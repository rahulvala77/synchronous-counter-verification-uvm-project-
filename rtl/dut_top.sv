==> flow/design.v <==
parameter n = 2;
parameter number =2;
parameter int unsigned RESET_MIN=19;
parameter int unsigned RESET_MAX=20; 
module counter_up_down_1 (
  input Clk, Reset, Enable_1, Load_1, UpDown_1,
  input  bit [7:0] In_Data_1,
  output bit [7:0] Out_Data_1 );
  always @(posedge Clk)
  begin
    if (Reset) begin
      Out_Data_1 <= 8'h0;
    end
    else if ((Enable_1 == 1) && (Load_1 == 1)) begin
      Out_Data_1 <= In_Data_1;
    end
    else if ((Enable_1 == 1) && (UpDown_1 == 1)) begin
      Out_Data_1 += 1;
    end
    else if ((Enable_1 == 1) && (UpDown_1 == 0)) begin
      Out_Data_1 -= 1;
    end
  end  
endmodule : counter_up_down_1
module counter_up_down_2 (
  input Clk, Reset, Enable_2, Load_2, UpDown_2,
  input  bit [7:0] In_Data_2,
  output bit [7:0] Out_Data_2 );
  always @(posedge Clk)
  begin
    if (Reset) begin
      Out_Data_2 <= 8'h0;
    end
    else if ((Enable_2 == 1) && (Load_2 == 1)) begin
      Out_Data_2 <= In_Data_2;
    end
    else if ((Enable_2 == 1) && (UpDown_2 == 1)) begin
      Out_Data_2 += 1;
    end
    else if ((Enable_2 == 1) && (UpDown_2 == 0)) begin
      Out_Data_2 -= 1;
    end
  end  
endmodule : counter_up_down_2
module dut_top (
  input Clk, Reset, Enable_1, Enable_2, Load_1, Load_2, UpDown_1, UpDown_2,
  input  bit [7:0]  In_Data_1, In_Data_2,
  output bit [7:0] Out_Data_1, Out_Data_2 );
  counter_up_down_1 DUT_1 (
                           .Clk(Clk),
                           .Reset(Reset),
                           .Enable_1(Enable_1),
                           .Load_1(Load_1),
                           .UpDown_1(UpDown_1),
                           .In_Data_1(In_Data_1),
                           .Out_Data_1(Out_Data_1) );
  counter_up_down_2 DUT_2 (
                           .Clk(Clk),
                           .Reset(Reset),
                           .Enable_2(Enable_2),
                           .Load_2(Load_2),
                           .UpDown_2(UpDown_2),
                           .In_Data_2(In_Data_2),
                           .Out_Data_2(Out_Data_2) );
endmodule : dut_top
# Step by step through the tools: dut_top
# The steps from the RTL of dut_top to its reports follow in flow order.
# Lines are those of the file above, counted from 1.
# Operators carry their Yosys type and port widths (W data, S select, Z words).
# Library cell names are shortened.
inputs:
  design: "dut_top"
  clock: "Clk"
  library: "sky130hd"
  pvt_corner: "tt_025C_1v80"

# Word-level counts
# Yosys after proc, flatten, opt, wreduce and memory -nomap, before mapping. Memory bits, and registers merged into a memory's read port (data or address), are not among the register bits. Print and check cells are not counted. Equal cells are merged and count once.
bits:
  input_bits: 24
  register_bits: 16
op_classes:
  reduce_logical: 8
  addsub: 4
  n_logic: 2
  n_mux: 6
ops:
  columns: ["op", "n"]
  rows:
  - ["$mux W8", 6]
  - ["$add A8 B1 Y8 const B", 2]
  - ["$sub A8 B1 Y8 const B", 2]
  - ["$logic_and A1 B1 Y1", 6]
  - ["$reduce_bool A3 Y1", 2]
  - ["$not A1 Y1", 2]

# Depth
# Longest topological path by Yosys (ltp), each cell counted once; first at word level (registers and memories cut), then after technology mapping (sequential cells cut; the memories' decode and read muxes count).
depth:
  ltp_word: 5
  ABC_AREA: 0
  mapped_depth: 8

# Netlist
# The flow's flattened synthesis, as Yosys stat reports it; memories are mapped. The netlist is that of the ABC_AREA named above (0 if unset); the other value can give another one.
mapped:
  area_um2: 1267.5
  buffers: 7
  flip_flops: 16
  cell_count: 155
types:
  columns: ["cell_type", "n", "type_area_um2"]
  rows:
  - ["dfxtp_1", 16, 320.307]
  - ["ha_1", 14, 175.168]
  - ["nand2_1", 22, 82.579]
  - ["a21oi_1", 16, 80.077]
  - ["xnor2_1", 6, 52.55]
  - ["mux2i_1", 5, 50.048]
  - ["o21ai_0", 9, 45.043]
  - ["nor2_1", 11, 41.29]
  - ["fa_1", 2, 40.038]
  - ["buf_2", 6, 30.029]
  - ["o211a_1", 3, 30.029]
  - ["a311oi_1", 3, 26.275]
  - ["xor2_1", 3, 26.275]
  - ["nand2b_1", 4, 25.024]
  - ["nor2b_1", 4, 25.024]
  - ["a211oi_1", 3, 22.522]
  - ["o211ai_1", 3, 22.522]
  - ["a21o_1", 2, 15.014]
# Other cell types: 17; their cells: 23.
# By module: a second synthesis without flattening, with its own total; a netlist apart from the flattened one above.
hier_totals:
  hier_cells: 182
  area_unflattened_um2: 1471.4
# Each row is one instance without its submodules.
by_module:
  columns: ["module", "mod_area_um2", "mod_seq_area_um2", "n_inst", "cells"]
  rows:
  - ["counter_up_down_1", 735.7, 160.2, 1, 91]
  - ["counter_up_down_2", 735.7, 160.2, 1, 91]
  - ["dut_top", 0.0, 0.0, 1, 0]

# Worst setup path after synthesis
# Source: OpenSTA report_checks on the synthesized netlist (no wires, ideal clock, input and output delay 20% of the period each), path of least setup slack; recovery checks are left aside. Register names are those of the netlist, which keeps one name where synthesis merged equal registers.
synth_path:
  path_kind: "input to register"
  startpoint: "in Enable_1"
  endpoint: "reg DUT_1.Out_Data_1[6]"
  in_delay_ns: 0.996
  delay_ns: 1.705
  t_arrival_ns: 2.579
  path_buffers: 1
  path_slack_ns: 2.280
  clock_period_ns: 4.98
  launch_ns: 0.996
  path_stages: 8
  period_less_setup_slack_ns: 2.7
# "delay_ns" is the arrival time less input delay plus setup time.
# "path_stages": output pins that drive a net of the path, with the launching flip-flop's if there is one; two outputs of one cell count as two.
# "period_less_setup_slack_ns" = period - worst setup slack (recovery checks aside). The figure is calculated, with input and output delays left at 20% of the set period.
# Between the ends stands the longest chain of elaborated cells between them, by number of cells; it is not shown to be the way that was timed. Of several equally long chains one is given.
# A line is the first line of the expression or statement that the cell stems from. Yosys adds cells for indexed reads and writes and turns some case tables into memories.
synth_via:
  cell_sequence: "buf_2 nand2_1 fa_1 a21o_1 a31o_2 a21oi_1 xor2_1 a21oi_1"
  elab_chain_len: 4
  cells_between: 7
  lines_between: 3
synth_rtl:
  columns: ["element", "line", "source"]
  rows:
  - ["start, declared", 46, "input Clk, Reset, Enable_1, Enable_2, Load_1, Load_2, UpDown_1, UpDown_2,"]
  - ["$logic_and A1 B1 Y1", 20, "else if ((Enable_1 == 1) && (UpDown_1 == 0)) begin"]
  - ["$mux W8", 20, null]
  - ["$mux W8", 17, "else if ((Enable_1 == 1) && (UpDown_1 == 1)) begin"]
  - ["$mux W8", 14, "else if ((Enable_1 == 1) && (Load_1 == 1)) begin"]
  - ["end, assigned", 12, "Out_Data_1 <= 8'h0;"]
  - ["end, assigned", 15, "Out_Data_1 <= In_Data_1;"]
  - ["end, declared", 8, "output bit [7:0] Out_Data_1 );"]

# Path in the finished layout
# From the final timing report of record 1: the path of least setup slack in the routed layout; clock arrival at registers is part of the times.
layout_path:
  path_kind: "input to register"
  startpoint: "in Enable_2"
  endpoint: "reg DUT_2.Out_Data_2[4]"
  path_buffers: 1
  clock_period_ns: 3.1
  path_stages: 7
  launch_ns: 0.62
  in_delay_ns: 0.62
  path_slack_ns: 0.55
  t_arrival_ns: 2.73
# Between the ends stands the longest chain of elaborated cells between them, by number of cells; it is not shown to be the way that was timed. Of several equally long chains one is given.
layout_via:
  cell_sequence: "clkdlybuf4s50_1 nand2_1 fa_1 a21oi_2 o21ai_1 or3_1 a311oi_2"
  elab_chain_len: 4
  cells_between: 7
  lines_between: 3
layout_rtl:
  columns: ["element", "line", "source"]
  rows:
  - ["start, declared", 46, "input Clk, Reset, Enable_1, Enable_2, Load_1, Load_2, UpDown_1, UpDown_2,"]
  - ["$logic_and A1 B1 Y1", 40, "else if ((Enable_2 == 1) && (UpDown_2 == 0)) begin"]
  - ["$mux W8", 40, null]
  - ["$mux W8", 37, "else if ((Enable_2 == 1) && (UpDown_2 == 1)) begin"]
  - ["$mux W8", 34, "else if ((Enable_2 == 1) && (Load_2 == 1)) begin"]
  - ["end, assigned", 32, "Out_Data_2 <= 8'h0;"]
  - ["end, assigned", 35, "Out_Data_2 <= In_Data_2;"]
  - ["end, declared", 28, "output bit [7:0] Out_Data_2 );"]

# Flow measurements of dut_top on sky130hd: 2 stored runs with different settings, listed in no order. Input and output delays are each 20% of the period that was set; the output load is 0.01 pF.
# By "achieved_clock_period_ns" is meant the clock period of the run minus its worst setup slack. This is arithmetic on one report: input and output delays are still those of the set period (20% each).
# By "worst_path_allowed_less_slack_ns" is meant the share of the clock period that the worst setup path is allowed (20% is reserved at inputs, 20% at outputs), minus its slack. Clock arrival times at its registers enter into it.
# "total_power_uw" rests on the timing tool's default activity at the inputs, not on a simulated workload.
runs:
  - name: "record 1"
    settings:
      period_ns: 3.1
      CORE_UTILIZATION: 17
      SETUP_SLACK_MARGIN: -0.01
      PLACE_DENSITY_LB_ADDON: 0.2
      TNS_END_PERCENT: 75
      CAP_MARGIN: 20
      CORE_MARGIN: 2
      SLEW_MARGIN: 20
    results:
      achieved_clock_period_ns: 2.551
      yosys_chip_area_um2: 1267.5
      tns_setup_ns: 0.000
      total_power_uw: 733.8
      stdcell_area_um2: 1825.5
      worst_setup_slack_ns: 0.549
      final_die_area_um2: 8162.2
      layout_utilization_frac: 0.252
      worst_path_allowed_less_slack_ns: 1.93
      worst_setup_path_type: "input to register"
      hold_worst_slack_ns: 0.536
  - name: "record 2"
    settings:
      period_ns: 2.39
      SETUP_SLACK_MARGIN: 0.36
      CAP_MARGIN: 20
      CORE_MARGIN: 2
      CORE_UTILIZATION: 40
      SLEW_MARGIN: 20
    results:
      worst_path_allowed_less_slack_ns: 1.42
      worst_setup_path_type: "input to register"
      tns_setup_ns: 0.000
      stdcell_area_um2: 1868.0
      final_die_area_um2: 3634.9
      worst_setup_slack_ns: 0.494
      layout_utilization_frac: 0.617
      yosys_chip_area_um2: 1267.5
      total_power_uw: 923
      hold_worst_slack_ns: 0.542
      achieved_clock_period_ns: 1.896
